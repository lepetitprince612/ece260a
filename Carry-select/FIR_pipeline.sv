==> flow/design.v <==
module adder_select_16_bit
(
    input  logic            [15:0]      a,
    input  logic            [15:0]      b,
    output logic                        cout,
    output logic            [15:0]      s
);
    logic                   [3:0]       cout_reg;
    adder_4_bit adder_4_bit_inst1
    (
        .a              (a[3:0]),
        .b              (b[3:0]),
        .cin            (1'b0),
        .cout           (cout_reg[0]),
        .s              (s[3:0])
    );
    genvar i;
    generate
        for (i=1; i<4; i++) begin : select_adder
            adder_select_4_bit adder_select_4_bit_inst
            (
                .a      (a[4*i +: 4]),
                .b      (b[4*i +: 4]),
                .sel    (cout_reg[i-1]),
                .cout   (cout_reg[i]),
                .s      (s[4*i +: 4])
            );
        end
    endgenerate
    assign cout = cout_reg[3];
endmodule
module adder_select_17_bit
(
    input  logic        [16:0]  a,
    input  logic        [16:0]  b,
    output logic                cout,
    output logic        [16:0]  s
);
    logic                       cout_reg;
    adder_select_16_bit adder_select_16_bit_inst
    (
        .a      (a[15:0]),
        .b      (b[15:0]),
        .cout   (cout_reg),
        .s      (s[15:0])
    );
    assign {cout, s[16]} = a[16] + b[16] + cout_reg;
endmodule
module adder_select_4_bit
(
    input  logic        [3:0]   a,
    input  logic        [3:0]   b,
    input  logic                sel,
    output logic                cout,
    output logic        [3:0]   s
);
    logic               [3:0]   sum1, sum2;
    logic                       cout1, cout2;
    adder_4_bit adder_4_bit_inst1(
        .a      (a),
        .b      (b),
        .cin    (1'b0),
        .cout   (cout1),
        .s      (sum1)
    );
    adder_4_bit adder_4_bit_inst2(
        .a      (a),
        .b      (b),
        .cin    (1'b1),
        .cout   (cout2),
        .s      (sum2)
    );
    assign cout = sel? sum2 : sum1;
    assign s    = sel? cout2 : cout1;
endmodule
module adder_4_bit
(   
    input  logic        [3:0]   a,
    input  logic        [3:0]   b,
    input  logic                cin,
    output logic                cout,
    output logic        [3:0]   s
);
    logic               [3:0]   cout_reg;
    assign cout             = cout_reg[3];
    always_comb begin
        for (int i=0; i<4; i++) begin
            {cout_reg[i], s[i]} = (i==0)? a[i] + b[i] + cin : a[i] + b[i] + cout_reg[i-1];
        end
    end
endmodule
module FIR_pipeline
(
    input  logic                clk,
    input  logic                reset,
    input  logic        [15:0]  a,
    output logic        [17:0]  s
);
    logic               [15:0]  a1, a2, a3, a4   = 16'b0;
    always_ff @(posedge clk) begin
        if (reset) begin
            a1          <=  0;
            a2          <=  0;
            a3          <=  0;
            a4          <=  0;
        end
        else begin
            a1          <=  a;
            a2          <=  a1;
            a3          <=  a2;
            a4          <=  a3;
        end
    end
    logic               [16:0]  sum1, sum2;
    logic               [16:0]  sum1_reg, sum2_reg;
    adder_select_16_bit adder_select_16_bit_inst1(
        .a              (a1),
        .b              (a2),
        .s              (sum1[15:0]),
        .cout           (sum1[16])
    );
    adder_select_16_bit adder_select_16_bit_inst2(
        .a              (a3),
        .b              (a4),
        .s              (sum2[15:0]),
        .cout           (sum2[16])
    );
    always_ff @(posedge clk) begin
        if (reset) begin
            sum1_reg    <=  0;
            sum2_reg    <=  0;
        end
        else begin
            sum1_reg    <=  sum1;
            sum2_reg    <=  sum2;
        end
    end
    logic               [17:0]  s_l_logic;
    adder_select_17_bit adder_select_17_bit_inst1(
        .a              (sum1_reg),
        .b              (sum2_reg),
        .s              (s_l_logic[16:0]),
        .cout           (s_l_logic[17])
    );
    always_ff @(posedge clk) begin
        if (reset) begin
            s           <= 0;
        end 
        else begin
            s           <= s_l_logic;
        end 
    end
endmodule
# Tool chain data of FIR_pipeline
# What the tools print for FIR_pipeline, step after step.
# Lines are those of the file above, counted from 1.
# Operators: Yosys type, input widths -> output width; for muxes data width and select width s.
# Library cell names are shortened.
# A cell with n/a has no value.
# design
top_module	FIR_pipeline
clock	clk
lib	sky130hd
corner	tt_025C_1v80

# After elaboration
# Counts by Yosys on the flattened word-level netlist (proc, flatten, opt, wreduce; memories kept). Register bits leave out memories and registers merged into their read ports (data or address); mux counts leave out enables and synchronous resets folded into registers. Print and check cells are left out. Cells with the same type and inputs are merged into one.
# op_classes
n_addsub	95
muxes	15
# op_table
operator	n
$add 2x1->2	46
$add 1x1->2	37
$mux 1	15
$add 2x1->2 const B	6
$add 1x1->1	3
$add 1x1->1 const B	3
# word_totals
reg_bits	89
out_inout_bits	18
wordCells	117
input_bits	18

# Depth
# Yosys ltp: most cells in a row. Word level: on the elaborated netlist, between registers, memories and ports. Mapped: between sequential cells and ports; inverters and the memories' decode and read muxes count.
# depth
word_depth	8
ABC_AREA	0
mapped_depth	12
mapped_depth_nobuf	12

# Synthesis result
# The flow's flattened synthesis, as Yosys stat reports it; memories are mapped. The netlist is that of the ABC_AREA named above (0 if unset); the other value can give another one.
# The area totals of this step are shown rounded.
# by_type
cell	n	area_total_um2
dfxtp_1	86	1.72E+03
nor2b_1	70	437.92
ha_1	33	412.896
fa_1	10	200.192
inv_1	32	120.115
nor2_1	25	93.84
buf_4	12	90.086
mux2i_1	8	80.077
xor2_1	7	61.309
mux2_2	5	56.304
xnor3_1	2	45.043
xnor2_1	5	43.792
nand2b_1	6	37.536
clkbuf_1	8	30.029
nand2_1	8	30.029
o21ai_0	4	20.019
a21boi_0	2	15.014
o211ai_1	2	15.014
# Not listed: further types 8, cells in them 13.
# synth_totals
mapped_cells	338
area_um2	3591
buffers	22
seq_area_um2	1722
ff_cells	86
# By module: a second synthesis without flattening, with its own total; a netlist apart from the flattened one above.
# hier_totals
cells_unflattened	605
hier_area_um2	6095
# Rows give one instance, submodules left out.
# modules
mod	cells	n_inst	mod_seq_area_um2	area_um2
FIR_pipeline	244	1	2322	3120
adder_4_bit	14	21	0.0	117.6
adder_select_4_bit	7	9	0.0	52.6
adder_select_17_bit	1	1	0.0	20.0
adder_select_16_bit	1	3	0.0	3.8

# Timing after synthesis
# Source: OpenSTA report_checks on the synthesized netlist (no wires, ideal clock, input and output delay 20% of the period each), path of least setup slack; recovery checks are left aside. Register names are those of the netlist, which keeps one name where synthesis merged equal registers.
# synth_path
kind	reg-to-reg
from	register a3[0]
to	register sum2_reg[12]
t_first_pin_ns	0.000
t_required_ns	5.957
arrival_ns	2.860
delay_ns	2.983
path_buffers	0
path_stages	13
setup_time_ns	0.123
setup_slack_ns	3.096
clock_period_ns	6.08
synth_period_reached_ns	2.984
# "delay_ns" = arrival - input delay + setup time.
# "path_stages": output pins that drive a net of the path, with the launching flip-flop's if there is one; two outputs of one cell count as two.
# "synth_period_reached_ns" = period - worst setup slack (recovery checks aside). The figure is calculated, with input and output delays left at 20% of the set period.
# The rows between start and end are the longest chain of elaborated cells between them; the timing report does not say that the signal goes this way. Where chains are equally long, one stands for them.
# Each line given opens the expression or statement behind the cell; cells for indexed reads and writes are added by Yosys, which also makes memories of some case tables.
# synth_via
path_cell_list	dfxtp_1 ha_1 inv_1 fa_1 inv_1 fa_1 fa_1 xnor3_1 mux2i_1 and3_1 o21a_1 mux2i_1 mux2_1
elab_chain_cells	7
cone_cells	7
lines_between	3
classes_between	add/sub: 4; mux: 3
# synth_rtl
element	line	source
from (decl)	99	logic               [15:0]  a1, a2, a3, a4   = 16'b0;
from (assign)	104	a3          <=  0;
from (assign)	110	a3          <=  a2;
$add 1x1->2	88	{cout_reg[i], s[i]} = (i==0)? a[i] + b[i] + cin : a[i] + b[i] + cout_reg[i-1];
$add 2x1->2 x3	88
$mux 1 x2	73	assign cout = sel? sum2 : sum1;
$mux 1	74	assign s    = sel? cout2 : cout1;
to (assign)	131	sum2_reg    <=  0;
to (assign)	135	sum2_reg    <=  sum2;
to (decl)	115	logic               [16:0]  sum1_reg, sum2_reg;

# Path in the finished layout
# From the final timing report of flow run A: the path of least setup slack in the routed layout; clock arrival at registers is part of the times.
# layout_path
kind	reg-to-reg
from	register a2[0]
to	register sum1_reg[12]
clock_period_ns	3.38
t_first_pin_ns	0.35
t_required_ns	3.63
setup_time_ns	0.10
arrival_ns	3.21
setup_slack_ns	0.41
path_stages	13
path_buffers	0
# The rows between start and end are the longest chain of elaborated cells between them; the timing report does not say that the signal goes this way. Where chains are equally long, one stands for them.
# layout_via
path_cell_list	dfxtp_1 ha_4 inv_2 fa_2 inv_2 fa_2 fa_2 xnor3_1 mux2i_1 and3_1 o21a_1 mux2i_1 mux2_2
elab_chain_cells	7
cone_cells	7
lines_between	3
classes_between	add/sub: 4; mux: 3
# layout_rtl
element	line	source
from (decl)	99	logic               [15:0]  a1, a2, a3, a4   = 16'b0;
from (assign)	103	a2          <=  0;
from (assign)	109	a2          <=  a1;
$add 1x1->2	88	{cout_reg[i], s[i]} = (i==0)? a[i] + b[i] + cin : a[i] + b[i] + cout_reg[i-1];
$add 2x1->2 x3	88
$mux 1 x2	73	assign cout = sel? sum2 : sum1;
$mux 1	74	assign s    = sel? cout2 : cout1;
to (assign)	130	sum1_reg    <=  0;
to (assign)	134	sum1_reg    <=  sum1;
to (decl)	115	logic               [16:0]  sum1_reg, sum2_reg;

# 2 stored runs of FIR_pipeline in the flow (synthesis by Yosys, layout by OpenROAD, sky130hd cells), in arbitrary order. Constraints: input delay and output delay 20% of the set period each, output load 0.01 pF.
# "achieved_period_ns" is the run's clock period less its worst setup slack. It is reckoned from that one timing run; input and output delays stay at 20% of the period that was set.
# By "worst_path_ns" is meant the share of the clock period that the worst setup path is allowed (20% is reserved at inputs, 20% at outputs), minus its slack. Clock arrival times at its registers enter into it.
# "total_power_uw": no workload was simulated; the value follows from the tool's default switching activity.
# The measured numbers are rounded.
# Settings: - = not set for that run.
run name	period_ns	SETUP_SLACK_MARGIN	CAP_MARGIN	CORE_MARGIN	CORE_UTILIZATION	SLEW_MARGIN	TNS_END_PERCENT	GPL_TIMING_DRIVEN	MIN_ROUTING_LAYER	post_synth_area_um2	design_die_area_um2	finalCellArea_um2	layout_utilization_frac	final_setup_ws_ns	final_setup_tns_ns	worst_hold_slack_ns	total_power_uw	achieved_period_ns	worst_path_ns	worst_setup_path_type
flow run A	3.38	0.54	20	2	40	20	-	-	-	3591	9752	4187	0.48	0.414	0.000	0.465	1919	2.966	2.97	reg-to-reg
flow run B	2.45	0.41	35	2	35	10	30	0	met2	3591	11090	4295	0.435	-0.569	-3.134	0.462	2720	3.019	3.02	reg-to-reg
